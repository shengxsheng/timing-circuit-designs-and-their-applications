==> flow/design.v <==
`timescale 1ns/1ps
module control (lock, lead_lag, alpha, rst_n, clk);
input wire lead_lag;
input wire rst_n;
input wire clk;
output reg lock;
output reg [6:0] alpha;
reg curr_flag;
reg next_flag;
reg [2:0] cnt;
reg [2:0] peat;
reg [5:0] peat_number;
reg [15:0] adj_peat;
reg lead_lag_tmp;
always@(posedge clk or negedge rst_n) begin
	if (~rst_n) begin
		alpha <= 0;
		curr_flag <= 0;
		next_flag <= 0;
		cnt <= 0;
	end
	else begin
		if (lead_lag == 1 && alpha < 4 && peat == peat_number) begin
					next_flag <= curr_flag;
					alpha <= alpha + 1'd1;
					curr_flag <= 1;
					if (next_flag != curr_flag) cnt <= cnt + 1'd1;
		 			else cnt <= 0;
		end
		else if (lead_lag == 0 && alpha > 1 && peat == peat_number) begin
					next_flag <= curr_flag;
					alpha <= alpha - 1'd1;
					curr_flag <= 0;
					if (next_flag != curr_flag) cnt <= cnt + 1'd1;
		 			else cnt <= 0;
		end
	end
end
always@(posedge clk or negedge rst_n) begin
	if (~rst_n) begin
		lead_lag_tmp <= 0;
		peat <= 0;
	end
	else begin
		lead_lag_tmp <= lead_lag;
		if (peat == peat_number) peat <= 0;
		else begin
			if ((lead_lag==1) && (lead_lag_tmp==1)) peat <= peat+1'd1; 
			else if ((lead_lag==0) && (lead_lag_tmp==0)) peat <= peat+1'd1;
			else peat<=0;
		end
	end
end
always@(posedge clk or negedge rst_n) begin
	if (~rst_n) begin
		adj_peat <= 0;
		peat_number <= 6'd3;
	end
	else begin
		if (peat == peat_number) begin
			adj_peat <= adj_peat + 1'd1;
			if (adj_peat <= 6'd45 || lock == 1) 
				peat_number <= 6'd3;
			else peat_number <= 6'd4;
		end
	end
end
always@(posedge clk or negedge rst_n) begin
	if (~rst_n) begin
		lock <= 0;
	end
	else begin
		if (cnt == 3'd7) lock <= 1;
	end
end
endmodule
[Tool chain data of control]
The steps from the RTL of control to its reports follow in flow order.
Line numbers count from 1 in the design file above.
Operators carry their Yosys type and port widths (W data, S select, Z words).
Cell names lack the library's common part.
A cell with n/a has no value.
Inputs
  top: control
  clock port: clk
  library: sky130hd
  corner: tt_025C_1v80

[Word level]
Source: Yosys, flattened and elaborated, memories not mapped. Widths are those after wreduce. Registers that Yosys merges into a memory's read port (data or address) are not register bits. Print and check cells do not count. Equal cells are merged and count once.
Operators by class
  muxes and demuxes: 13
  $lt $le $gt $ge: 3
  equal/unequal tests: 3
  bitwise operators: 2
  add/subtract/negate cells: 5
  reductions and logical operators: 8
Operator list (count)
  $mux W3: 7
  $add A16 B1 Y16 const B: 1
  $le A16 B6 Y1 const B: 1
  $mux W7: 2
  $add A7 B1 Y7 const B: 1
  $sub A7 B1 Y7 const B: 1
  $gt A7 B1 Y1 const B: 1
  $lt A7 B3 Y1 const B: 1
  $logic_and A1 B1 Y1: 6
  $add A3 B1 Y3 const B: 2
  $eq A3 B6 Y1: 1
  $mux W1: 4
  $eq A3 B3 Y1 const B: 1
  $not A1 Y1: 2
  $reduce_bool A2 Y1: 1
  $ne A1 B1 Y1: 1
  $logic_or A1 B1 Y1: 1
Bit counts
  input port bits: 3
  bits in registers: 39
  elaborated cells: 43
  output and inout port bits: 8

[Depth]
Depth = most cells in a row (Yosys ltp): at word level without a register or memory, in the mapped netlist without a sequential cell, where the memories' decode and read muxes count.
Depth
  depth in word-level cells: 5
  ABC_AREA: 0
  mapped depth: 6
  gate-level depth less buffers: 6

[Netlist]
Yosys stat after the flow's synthesis: flattened, memories mapped to cells. It holds for the ABC_AREA given above (unset counts as 0); a run with the other value may have another netlist.
Synthesis totals
  mapped flip-flops: 35
  area of sequential cells: 877.1 sq um
  chip area (Yosys): 1826.8 sq um
  buffers: 4
  standard cells after synthesis: 161
Cells by type
  dfrtp_1: count 34, total area 850.816 sq um
  ha_1: count 9, total area 112.608 sq um
  xnor2_1: count 12, total area 105.101 sq um
  xor2_1: count 9, total area 78.826 sq um
  nor3_2: count 6, total area 60.058 sq um
  nor2_1: count 11, total area 41.29 sq um
  mux2i_1: count 4, total area 40.038 sq um
  nand3_1: count 7, total area 35.034 sq um
  inv_1: count 9, total area 33.782 sq um
  nand2_1: count 9, total area 33.782 sq um
  a31oi_1: count 5, total area 31.28 sq um
  mux2_4: count 2, total area 30.029 sq um
  dfstp_2: count 1, total area 26.275 sq um
  nand4_1: count 4, total area 25.024 sq um
  a211oi_4: count 1, total area 20.019 sq um
  and4_1: count 2, total area 17.517 sq um
  a21o_4: count 1, total area 15.014 sq um
  buf_4: count 2, total area 15.014 sq um
Other cell types: 26; their cells: 33.

[Worst setup path after synthesis]
OpenSTA on the mapped netlist: ideal clock, no wires. The path of least setup slack (recovery checks aside). Input and output delay are each 20% of the period. Register names are those of the netlist, which keeps one name where synthesis merged equal registers.
Timing path after synthesis
  path kind: reg2reg
  start point: reg alpha[3]
  end point: reg next_flag
  driving pins on the path: 6
  path delay: 1751 ps
  time at the first pin: 0 ps
  arrival: 1626 ps
  required time: 1595 ps
  setup slack: -31 ps
  path buffers: 1
  period: 1720 ps
  setup time: 125 ps
  synthesis period reached: 1751 ps
"path delay" = arrival - input delay + setup time.
"driving pins on the path" counts driving pins, that of a launching flip-flop among them; a cell with two outputs on the path counts twice.
"synthesis period reached" = period - worst setup slack (recovery checks aside). The figure is calculated, with input and output delays left at 20% of the set period.
The rows between start and end are the longest chain of elaborated cells between them; the timing report does not say that the signal goes this way. Where chains are equally long, one stands for them.
Each line given opens the expression or statement behind the cell; cells for indexed reads and writes are added by Yosys, which also makes memories of some case tables.
At most two assigning lines are given for a register; there are more.
On the way, after synthesis
  path through: dfrtp_1 > or3_1 > o31ai_1 > o211a_1 > buf_4 > mux2_4
  length of the longest elaborated chain: 5
  elaborated cells between the ends (all ways): 9
  source lines of those cells: 2
  classes of those cells: compare: 2; mux: 2; reduce/logical: 5
Ends and longest elaborated chain, after synthesis
  from (decl): line 7  | output reg [6:0] alpha;
  from (assign): line 25  | alpha <= alpha + 1'd1;
  from (assign): line 32  | alpha <= alpha - 1'd1;
  $gt A7 B1 Y1: line 30  | else if (lead_lag == 0 && alpha > 1 && peat == peat_number) begin
  $logic_and A1 B1 Y1 (2 in a row): line 30
  $mux W1: line 30
  $mux W1: line 23  | if (lead_lag == 1 && alpha < 4 && peat == peat_number) begin
  to (assign): line 24  | next_flag <= curr_flag;
  to (assign): line 31  | next_flag <= curr_flag;
  to (decl): line 9  | reg next_flag;

[Path in the finished layout]
Path of least setup slack in the final report of entry A (OpenROAD, finished layout, wires in). Where an end is a register, its clock arrival counts in the times.
The path's times are printed in steps of 10 ps; the period is the one set.
Timing path post-layout
  path kind: reg2reg
  start point: reg peat[0]
  end point: reg peat_number[2]
  arrival: 2020 ps
  time at the first pin: 350 ps
  required time: 1530 ps
  setup time: 50 ps
  path buffers: 1
  period: 1240 ps
  setup slack: -480 ps
  driving pins on the path: 6
The rows between start and end are the longest chain of elaborated cells between them; the timing report does not say that the signal goes this way. Where chains are equally long, one stands for them.
At most two assigning lines are given for a register; there are more.
On the way, post-layout
  path through: dfrtp_1 > or3_4 > a21o_4 > buf_6 > a311oi_2 > a21o_1
  length of the longest elaborated chain: 1
  elaborated cells between the ends (all ways): 1
  classes of those cells: eq/ne: 1
Ends and longest elaborated chain, post-layout
  from (decl): line 11  | reg [2:0] peat;
  from (assign): line 48  | if ((lead_lag==1) && (lead_lag_tmp==1)) peat <= peat+1'd1;
  from (assign): line 49  | else if ((lead_lag==0) && (lead_lag_tmp==0)) peat <= peat+1'd1;
  $eq A3 B6 Y1: line 60  | if (peat == peat_number) begin
  to (assign): line 57  | peat_number <= 6'd3;
  to (assign): line 63  | peat_number <= 6'd3;
  to (decl): line 12  | reg [5:0] peat_number;

Appendix: measured runs

Stored flow runs of control (2 of them; Yosys, OpenROAD, sky130hd). They differ in their settings and are not a sequence. Constraints: input delay and output delay 20% of the set period each, output load 0.01 pF.
"achieved clock period" means the clock period less the worst setup slack. The figure is calculated, with input and output delays left at 20% of the set period.
"worst setup path time" = time allowed to the worst setup path (clock period - input delay - output delay, where it has them) - its slack; a late launch clock adds to it, a late capture clock takes from it.
By "power" is meant OpenSTA's value without simulated activity: inputs other than the clock are taken to toggle once in ten clock periods, and the tool carries that through the logic.
"worst setup path time" is known to 10 ps.

Entry A
==> flow/run.sh <==
#!/bin/bash
# the make line also repeats the synthesis and layout settings of config.mk as NAME=value (left out here)
make -C /OpenROAD-flow-scripts/flow DESIGN_CONFIG=/design/flow/config.mk WORK_HOME=/design/flow/orfs CLKGATE_MAP_FILE= finish
==> flow/config.mk <==
export PLATFORM = sky130hd
export DESIGN_NAME = control
export DESIGN_NICKNAME = control
export VERILOG_FILES = /design/flow/design.v
export SDC_FILE = /design/flow/constraint.sdc
export NUM_CORES = 4
export LEC_CHECK = 0
export CAP_MARGIN = 10
export CORE_MARGIN = 8
export CORE_UTILIZATION = 57
export MAX_ROUTING_LAYER = met5
export SETUP_SLACK_MARGIN = -0.03
export SLEW_MARGIN = 35
==> flow/constraint.sdc <==
create_clock -name core_clock -period 1.24 [get_ports {clk}]
set_input_delay 0.2480 -clock core_clock [delete_from_list [all_inputs] [get_ports {clk}]]
set_output_delay 0.2480 -clock core_clock [all_outputs]
set_load 0.01 [all_outputs]

==> results of entry A <==
chip area after synthesis (Yosys): 1826.8 sq um
die area: 5272.2 sq um
standard-cell area of the final layout: 2750.1 sq um
utilization: 90.1%
worst setup slack after layout: -484 ps
total negative slack: -12738 ps
power: 4911 µW
achieved clock period: 1724 ps
worst setup path time: 1720 ps
worst setup path kind: reg2reg

Entry B
==> flow/run.sh <==
#!/bin/bash
# the make line also repeats the synthesis and layout settings of config.mk as NAME=value (left out here)
make -C /OpenROAD-flow-scripts/flow DESIGN_CONFIG=/design/flow/config.mk WORK_HOME=/design/flow/orfs CLKGATE_MAP_FILE= finish
==> flow/config.mk <==
export PLATFORM = sky130hd
export DESIGN_NAME = control
export DESIGN_NICKNAME = control
export VERILOG_FILES = /design/flow/design.v
export SDC_FILE = /design/flow/constraint.sdc
export NUM_CORES = 4
export LEC_CHECK = 0
export CAP_MARGIN = 20
export CORE_ASPECT_RATIO = 1.49
export CORE_MARGIN = 2
export CORE_UTILIZATION = 70
export CTS_CLUSTER_DIAMETER = 225
export CTS_CLUSTER_SIZE = 57
export PLACE_DENSITY_LB_ADDON = 0.27
export SETUP_SLACK_MARGIN = -0.01
export SLEW_MARGIN = 20
==> flow/constraint.sdc <==
create_clock -name core_clock -period 2.59 [get_ports {clk}]
set_input_delay 0.5180 -clock core_clock [delete_from_list [all_inputs] [get_ports {clk}]]
set_output_delay 0.5180 -clock core_clock [all_outputs]
set_load 0.01 [all_outputs]

==> results of entry B <==
chip area after synthesis (Yosys): 1826.8 sq um
die area: 3042.4 sq um
standard-cell area of the final layout: 2010.7 sq um
utilization: 81.2%
worst setup slack after layout: 620 ps
total negative slack: 0 ps
power: 1772 µW
achieved clock period: 1970 ps
worst setup path time: 1970 ps
worst setup path kind: reg2reg
