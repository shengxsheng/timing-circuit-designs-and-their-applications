==> flow/design.v <==
`timescale 1ns / 1ps
module sa(
    input wire [9:0] target_y,
    input wire clk,
    input wire rst_n,
    input wire enable,
    output reg done,
    output reg [7:0] x   
);
reg [2:0] curr_state;
reg [2:0] next_state;
reg [3:0] count;
reg [7:0] x_temp;
reg [13:0] target_y_comp;
reg [13:0] target_y_range;
parameter IDLE   = 0;
parameter CALC   = 1;
parameter UPDATE = 2;
parameter COMP   = 3;
parameter FINISH = 4;
always @(*)begin
	case(curr_state)
		IDLE:   next_state=(enable)?CALC:IDLE;
		CALC:   next_state=UPDATE;
		UPDATE: next_state=(count>7)?COMP:CALC;
		COMP:   next_state=FINISH;
		FINISH: next_state=IDLE;
		default:next_state=IDLE;
	endcase
end
always@(posedge clk)
begin
	if (!rst_n) curr_state <= IDLE;
	else begin
		curr_state <= next_state;
		case(curr_state)
			IDLE:
			begin
				x      <= 8'd128;
				x_temp <= 8'd64;
				count  <= 0;
				target_y_range <= target_y * 10'd10;
				target_y_comp  <= 14'd6072;
				done   <= 1'd0;
			end
			CALC:
			begin
				count <= count + 1;
				if (target_y_range > target_y_comp)  x <= x + x_temp;
	  	    		else                                 x <= x - x_temp;
			end
			UPDATE:
			begin
				target_y_range <= target_y * 10'd10;
				target_y_comp  <= 5'd24 * x + 12'd3000;
				if (count >= 4'd7) x_temp <= 1;
				else x_temp <= x_temp>>1;
			end
			COMP:
			begin
				if((target_y_range > target_y_comp)&&(target_y_range - target_y_comp>14'd12))  x <= x-1;
        			else if((target_y_range<target_y_comp)&&(target_y_comp-target_y_range>14'd12)) x <= x+1;  
			end
			FINISH:
			begin
				done       <= 1'b1;
			end
    		endcase
	end
end
endmodule
### Tool chain data of sa

The steps from the RTL of sa to its reports follow in flow order.
Line numbers count from 1 in the design file above.
Cell names lack the library's common part.
A cell with -- has no value.

| inputs | value |
|---|---|
| top module | sa |
| clock port | clk |
| cell library | sky130hd |
| timing corner | tt_025C_1v80 |

### Elaborated design

Yosys after proc, flatten, opt, wreduce and memory -nomap, before mapping. Memory bits, and registers merged into a memory's read port (data or address), are not among the register bits. Print and check cells are not counted.

| cells by class | value |
|---|---|
| multipliers | 2 |
| add/sub/neg operators | 8 |
| mux-type cells | 12 |
| $lt $le $gt $ge | 6 |
| equality and inequality tests | 5 |
| reductions and logical operators | 13 |

Operators by type and width:

| kind | number |
|---|---|
| 10-bit by 3-bit multiplier with 13-bit output with constant B | 1 |
| 14-bit subtractor | 2 |
| 14-bit by 4-bit > comparator with 1-bit output with constant B | 2 |
| 14-bit parallel mux with 2-bit select | 1 |
| 8-bit parallel mux with 3-bit select | 1 |
| 8-bit two-way mux | 3 |
| 2-bit by 8-bit multiplier with 10-bit output with constant A | 1 |
| 8-bit parallel mux with 2-bit select | 1 |
| 13-bit by 12-bit adder with 14-bit output with constant B | 1 |
| 14-bit > comparator | 1 |
| 14-bit less-than comparator | 1 |
| 3-bit parallel mux with 4-bit select | 1 |
| 2-bit AND reduction | 4 |
| 8-bit by 1-bit adder with 8-bit output with constant B | 1 |
| 8-bit by 1-bit subtractor with 8-bit output with constant B | 1 |
| 8-bit adder | 1 |
| 8-bit subtractor | 1 |
| 4-bit parallel mux with 2-bit select | 1 |
| 7-bit two-way mux | 1 |
| 2-bit nonzero test | 3 |
| 3-bit by 2-bit == test with 1-bit output with constant B | 2 |
| 4-bit by 1-bit adder with 4-bit output with constant B | 1 |
| 4-bit by 3-bit greater-or-equal comparator with 1-bit output with constant B | 1 |
| 4-bit by 3-bit > comparator with 1-bit output with constant B | 1 |
| 3-bit by 1-bit == test with 1-bit output with constant B | 1 |
| 3-bit == test with constant B | 1 |
| 3-bit != test with constant B | 1 |
| 3-bit logical NOT | 1 |

Not listed: further kinds 7, cells in them 8.

| word-level totals | value |
|---|---|
| word-level cells | 53 |
| input port bits | 13 |
| register bits after elaboration | 51 |
| output and inout bits | 9 |

### Depth

Longest topological path by Yosys (ltp), each cell counted once; first at word level (registers and memories cut), then after technology mapping (sequential cells cut; the memories' decode and read muxes count).

| logic depth | value |
|---|---|
| depth after elaboration | 6 |
| ABC_AREA | 0 |
| mapped depth | 20 |
| gate-level depth less buffers | 19 |

### Netlist

Source: synth_stat.txt of the flow (Yosys; design flattened, memories mapped). It holds for the ABC_AREA given above (unset counts as 0); a run with the other value may have another netlist.
The area totals of this step are shown rounded.

| synthesis totals | value |
|---|---|
| buffer cells | 12 |
| sequential part of the area | 0.001421 sq mm |
| flip-flop cells | 49 |
| synthesis area | 0.004365 sq mm |
| mapped cells | 468 |

Cells by type:

| cell | number | area in all (sq um) |
|---|---|---|
| edfxtp_1 | 44 | 1.32E+03 |
| ha_1 | 58 | 725.696 |
| a21oi_1 | 34 | 170.163 |
| xnor2_1 | 19 | 166.41 |
| inv_1 | 43 | 161.405 |
| xor2_1 | 17 | 148.893 |
| nor2_1 | 36 | 135.13 |
| nand2_1 | 31 | 116.362 |
| a21o_1 | 14 | 105.101 |
| dfxtp_1 | 5 | 100.096 |
| fa_1 | 4 | 80.077 |
| o21ai_0 | 16 | 80.077 |
| nor3_1 | 13 | 65.062 |
| buf_2 | 9 | 45.043 |
| o21bai_1 | 6 | 45.043 |
| and2_1 | 7 | 43.792 |
| o21ai_1 | 8 | 40.038 |
| a31oi_1 | 6 | 37.536 |

Other cell types: 47; their cells: 98.

### Worst setup path after synthesis

Path of least setup slack by OpenSTA after synthesis, without wires, with an ideal clock, recovery checks aside; 20% of the period is set as input and as output delay. Where synthesis merged equal registers, the netlist keeps one of their names.

| path post-synthesis | value |
|---|---|
| path type | reg2reg |
| from | register (no name shown) |
| to | register x[7] |
| time at the first pin | 0.000 ns |
| period | 7.82 ns |
| delay of the path | 4.042 ns |
| required time | 7.558 ns |
| path slack | 3.777 ns |
| library setup time | 0.262 ns |
| path buffers | 0 |
| stages on the path | 19 |
| arrival time | 3.780 ns |
| synthesis period reached | 4.043 ns |

"delay of the path" is the arrival time less input delay plus setup time.
"stages on the path": output pins that drive a net of the path, with the launching flip-flop's if there is one; two outputs of one cell count as two.
"synthesis period reached" = period - worst setup slack (recovery checks aside). The figure is calculated, with input and output delays left at 20% of the set period.
Between the ends stands the longest chain of elaborated cells between them, by number of cells; it is not shown to be the way that was timed. Of several equally long chains one is given.
Each line given opens the expression or statement behind the cell; cells for indexed reads and writes are added by Yosys, which also makes memories of some case tables.
A register here has more assigning lines than the two given.
Ways into the end's enable are left out, as the timed path ends at the data pin.

| between the ends, post-synthesis | value |
|---|---|
| cell sequence | edfxtp_1 > ha_1 > fa_1 > nand2b_1 > and4bb_2 > mux4_2 > nand3_1 > nor4bb_1 > a21oi_1 > nand2_1 > o21ai_1 > ha_1 > or2_2 > a21oi_1 > a31oi_1 > xor2_1 > nor4b_1 > a31o_1 > a21oi_1 |
| length of the longest elaborated chain | 6 |
| elaborated cells between the ends (all ways) | 12 |
| those cells by class | 2 x add/sub; 4 x compare; 4 x mux; 2 x reduce/logical |

Ends and longest elaborated chain, post-synthesis:

| item | RTL line | RTL |
|---|---|---|
| start: declaration | 14 |  |
| start: assignment | 43 |  |
| start: assignment | 55 |  |
| 14-bit subtractor | 62 |  |
| 14-bit by 4-bit > comparator with 1-bit output | 62 |  |
| 1-bit logical AND | 62 |  |
| 8-bit two-way mux | 62 |  |
| 8-bit two-way mux | 61 |  |
| 8-bit parallel mux with 3-bit select | 36 | `case(curr_state)` |
| end: assignment | 49 |  |
| end: assignment | 50 | `else x <= x - x_temp;` |
| end: declaration | 8 | `output reg [7:0] x` |

### Worst path after layout

Path of least setup slack in the final report of run 2 (OpenROAD, finished layout, wires in). Where an end is a register, its clock arrival counts in the times.

| path post-layout | value |
|---|---|
| path type | reg2reg |
| from | register (no name shown) |
| to | register x[7] |
| path slack | 0.58 ns |
| path buffers | 0 |
| time at the first pin | 0.30 ns |
| arrival time | 4.55 ns |
| library setup time | 0.24 ns |
| stages on the path | 18 |
| period | 5.06 ns |
| required time | 5.13 ns |

Between the ends stands the longest chain of elaborated cells between them, by number of cells; it is not shown to be the way that was timed. Of several equally long chains one is given.
A register here has more assigning lines than the two given.
Ways into the end's enable are left out, as the timed path ends at the data pin.

| between the ends, post-layout | value |
|---|---|
| cell sequence | edfxtp_1 > ha_1 > nand2_1 > a211oi_1 > or4_1 > nand3_1 > nor4bb_1 > a21oi_1 > nand2_1 > o21ai_1 > ha_1 > or2_2 > a21oi_1 > a31oi_1 > xor2_1 > nor4b_1 > a31o_1 > a21oi_1 |
| length of the longest elaborated chain | 6 |
| elaborated cells between the ends (all ways) | 12 |
| those cells by class | 2 x add/sub; 4 x compare; 4 x mux; 2 x reduce/logical |

Ends and longest elaborated chain, post-layout:

| item | RTL line | RTL |
|---|---|---|
| start: declaration | 15 |  |
| start: assignment | 42 |  |
| start: assignment | 54 |  |
| 14-bit subtractor | 62 |  |
| 14-bit by 4-bit > comparator with 1-bit output | 62 |  |
| 1-bit logical AND | 62 |  |
| 8-bit two-way mux | 62 |  |
| 8-bit two-way mux | 61 |  |
| 8-bit parallel mux with 3-bit select | 36 | `case(curr_state)` |
| end: assignment | 49 |  |
| end: assignment | 50 | `else x <= x - x_temp;` |
| end: declaration | 8 | `output reg [7:0] x` |

Subject: sa on sky130hd, stored results

Hello all,

Settings and measured results of 2 stored flow runs for module sa (sky130hd), not sorted in any way. The constraints put input and output delay at 20% of the set period each and load the outputs with 0.01 pF.
"achieved period" is the run's clock period less its worst setup slack. It is reckoned from that one timing run; input and output delays stay at 20% of the period that was set.
"time of the worst setup path": the worst setup path's part of the clock period (all of it between registers, 20% less for each end at a port) less its slack. A launch clock that arrives late makes it longer, a capture clock that arrives late makes it shorter.
"power" rests on the timing tool's default activity at the inputs, not on a simulated workload.
The results are shown rounded.
Settings: - = not set for that run.
A result given as - is not shown for that run.

| run | period_ns | CORE_UTILIZATION | SETUP_SLACK_MARGIN | PLACE_DENSITY_LB_ADDON | CORE_ASPECT_RATIO | CELL_PAD_IN_SITES_GLOBAL_PLACEMENT | CELL_PAD_IN_SITES_DETAIL_PLACEMENT | CTS_CLUSTER_SIZE | CTS_CLUSTER_DIAMETER | SLEW_MARGIN | CAP_MARGIN | CORE_MARGIN | GPL_TIMING_DRIVEN | GPL_ROUTABILITY_DRIVEN | standard-cell area after routing (sq mm) | post-layout utilization (%) | time of the worst setup path (ns) | class of the worst setup path | power (mW) | achieved period (ns) | setup slack of the worst path (ns) | final worst hold slack (ns) | area of the synthesized netlist (sq mm) | area of the die (sq mm) | post-route setup TNS (ns) |
|---|---|---|---|---|---|---|---|---|---|---|---|---|---|---|---|---|---|---|---|---|---|---|---|---|---|
| run 1 | 2.51 | 62 | 0.62 | 0.24 | 1.21 | 2 | 1 | 58 | 230 | 15 | 20 | 2 | - | - | - | - | - | - | - | - | - | - | - | - | - |
| run 2 | 5.06 | 39 | - | 0.11 | - | 1 | - | 31 | - | 20 | 5 | 6 | 1 | 0 | 0.004813 | 44.2 | 4.48 | reg2reg | 1.363 | 4.484 | 0.576 | 0.484 | 0.004365 | 0.01388 | 0.000 |

Run 1: not finished: placement ended with error FLW-0024

Thanks
